==> flow/design.v <==
module BCDcount(Clock, Reset, Enable,BCD1,BCD0, BCDCombine);
	input Clock, Reset, Enable;
	output reg [3:0] BCD1,BCD0;
	output reg [6:0] BCDCombine;
	always @(posedge Clock)
	begin
		if(Reset) begin
			BCD1 <= 0;
			BCD0 <= 0;
		end
		else if (Enable)
			if (BCD0 == 4'b1001) begin	 
				BCD0 <= 0;
				if(BCD1 == 4'b1001)  
					BCD1 <= 0;
				else
					BCD1 <= BCD1 + 1;
			end
			else
				BCD0 <= BCD0 + 1;
		BCDCombine <= BCD1 * 10 + BCD0;
	end
endmodule
# From RTL to reports: BCDcount
# Tool output for the design above, in the order of the flow.
# Line numbers count from 1 in the design file above.
# Operators carry their Yosys type and port widths (W data, S select, Z words).
# Library cell names are shortened.
# Not given: -
# inputs
design	BCDcount
clock	Clock
library	sky130hd
corner	tt_025C_1v80

# After elaboration
# Counts by Yosys on the flattened word-level netlist (proc, flatten, opt, wreduce; memories kept). Register bits leave out memories and registers merged into their read ports (data or address); mux counts leave out enables and synchronous resets folded into registers. Print and check cells are left out. Cells with the same type and inputs are merged into one.
# classes
div_mod_pow	0
reduce_logical	1
n_cmp	0
bitwise	0
n_addsub	3
shifts	0
n_mux	2
equal	2
multipliers	1
# op_table
cell	n
$mul A4 B3 Y6 const B	1
$add A4 B1 Y4 const B	2
$eq A4 B4 Y1 const B	2
$mux W4	2
$add A7 B4 Y7	1
$reduce_and A2 Y1	1
# bits
input_bits	3
clocked_rd_ports_x_width	0
register_bits	15
ram_bits	0
elab_cells	12
mem_bits_ro	0
latch_bits	0
mem_count	0

# Logic depth
# Longest topological path by Yosys (ltp), each cell counted once; first at word level (registers and memories cut), then after technology mapping (sequential cells cut; the memories' decode and read muxes count).
# depth
ltp_word	2
ABC_AREA	1
ltp_mapped	7
depth_no_buf	7

# Mapped cells and area
# The flow's flattened synthesis, as Yosys stat reports it; memories are mapped. The netlist is that of the ABC_AREA named above (0 if unset); the other value can give another one.
# The area totals of this step are shown rounded.
# mapped
buf_cells	0
mapped_area_um2	776
seqArea_um2	300
cell_count	95
flip_flops	15
# by_type
cell_type	n
dfxtp_1	15
ha_1	7
inv_1	15
nand2_1	14
nand3_1	10
fa_1	2
a21oi_1	7
xor2_1	4
nor2_1	6
nor2_4	2
nand2_2	3
o21ai_0	3
nor2_2	2
a21o_1	1
nand4_1	1
nor3_1	1
o21ai_1	1
inv_2	1

# Path before layout
# Path of least setup slack by OpenSTA after synthesis, without wires, with an ideal clock, recovery checks aside; 20% of the period is set as input and as output delay. Where synthesis merged equal registers, the netlist keeps one of their names.
# synth_timing
kind	reg2reg
from	register BCD1[1]
to	register BCDCombine[6]
slack_ns	0.816
t_required_ns	2.568
stages	8
arrival_ns	1.752
setup_time_ns	0.112
path_delay_ns	1.864
period_ns	2.68
synth_period_reached_ns	1.864
# "path_delay_ns" = arrival - input delay + setup time.
# "stages": output pins that drive a net of the path, with the launching flip-flop's if there is one; two outputs of one cell count as two.
# "synth_period_reached_ns" = period - worst setup slack (recovery checks aside). The figure is calculated, with input and output delays left at 20% of the set period.
# Between the ends stands the longest chain of elaborated cells between them, by number of cells; it is not shown to be the way that was timed. Of several equally long chains one is given.
# A line is the first line of the expression or statement that the cell stems from. Yosys adds cells for indexed reads and writes and turns some case tables into memories.
# A register here has more assigning lines than the two given.
# synth_via
cell_sequence	dfxtp_1 > ha_1 > ha_1 > inv_1 > fa_1 > nor2_1 > a21o_1 > nand2_1
elab_chain_cells	2
# synth_rtl
item	line	text
start, declared	3	output reg [3:0] BCD1,BCD0;
start, assigned	8	BCD1 <= 0;
start, assigned	17	BCD1 <= BCD1 + 1;
$mul A4 B3 Y6	21	BCDCombine <= BCD1 * 10 + BCD0;
$add A7 B4 Y7	21
end, assigned	21
end, declared	4	output reg [6:0] BCDCombine;

# Timing after layout
# Path of least setup slack in the final report of run 1 (OpenROAD, finished layout, wires in). Where an end is a register, its clock arrival counts in the times.
# layout_timing
kind	reg2reg
from	register BCD1[1]
to	register BCDCombine[5]
setup_time_ns	0.10
slack_ns	-0.19
t_required_ns	1.65
arrival_ns	1.84
period_ns	1.45
stages	7
# Between the ends stands the longest chain of elaborated cells between them, by number of cells; it is not shown to be the way that was timed. Of several equally long chains one is given.
# A register here has more assigning lines than the two given.
# layout_via
cell_sequence	dfxtp_4 > ha_4 > ha_4 > inv_2 > fa_1 > buf_4 > xor2_1
elab_chain_cells	2
# layout_rtl
item	line	text
start, declared	3	output reg [3:0] BCD1,BCD0;
start, assigned	8	BCD1 <= 0;
start, assigned	17	BCD1 <= BCD1 + 1;
$mul A4 B3 Y6	21	BCDCombine <= BCD1 * 10 + BCD0;
$add A7 B4 Y7	21
end, assigned	21
end, declared	4	output reg [6:0] BCDCombine;

# Flow measurements of BCDcount on sky130hd: 2 stored runs with different settings, listed in no order. Input and output delays are each 20% of the period that was set; the output load is 0.01 pF.
# "achieved_period_ns" means the clock period less the worst setup slack. The figure is calculated, with input and output delays left at 20% of the set period.
# The measured numbers are rounded.
# Settings: - = not set for that run.
run	period_ns	CORE_UTILIZATION	SETUP_SLACK_MARGIN	PLACE_DENSITY_LB_ADDON	CORE_ASPECT_RATIO	CELL_PAD_IN_SITES_DETAIL_PLACEMENT	TNS_END_PERCENT	ABC_AREA	GPL_TIMING_DRIVEN	GPL_ROUTABILITY_DRIVEN	CAP_MARGIN	CORE_MARGIN	SLEW_MARGIN	MIN_ROUTING_LAYER	synth_chip_area_um2	design_die_area_um2	fin_util_pct	ws_setup_ns	fin_tns_ns	fin_hold_ws_ns	achieved_period_ns
run 1	1.45	33	0.42	0.01	1.34	1	45	1	0	1	20	2	20	-	776	2760	51.9	-0.194	-0.755	0.439	1.644
run 2	1.7	31	-	-	-	-	75	-	0	-	10	2	25	met1	727	2750	46.5	-0.012	-0.012	0.326	1.712
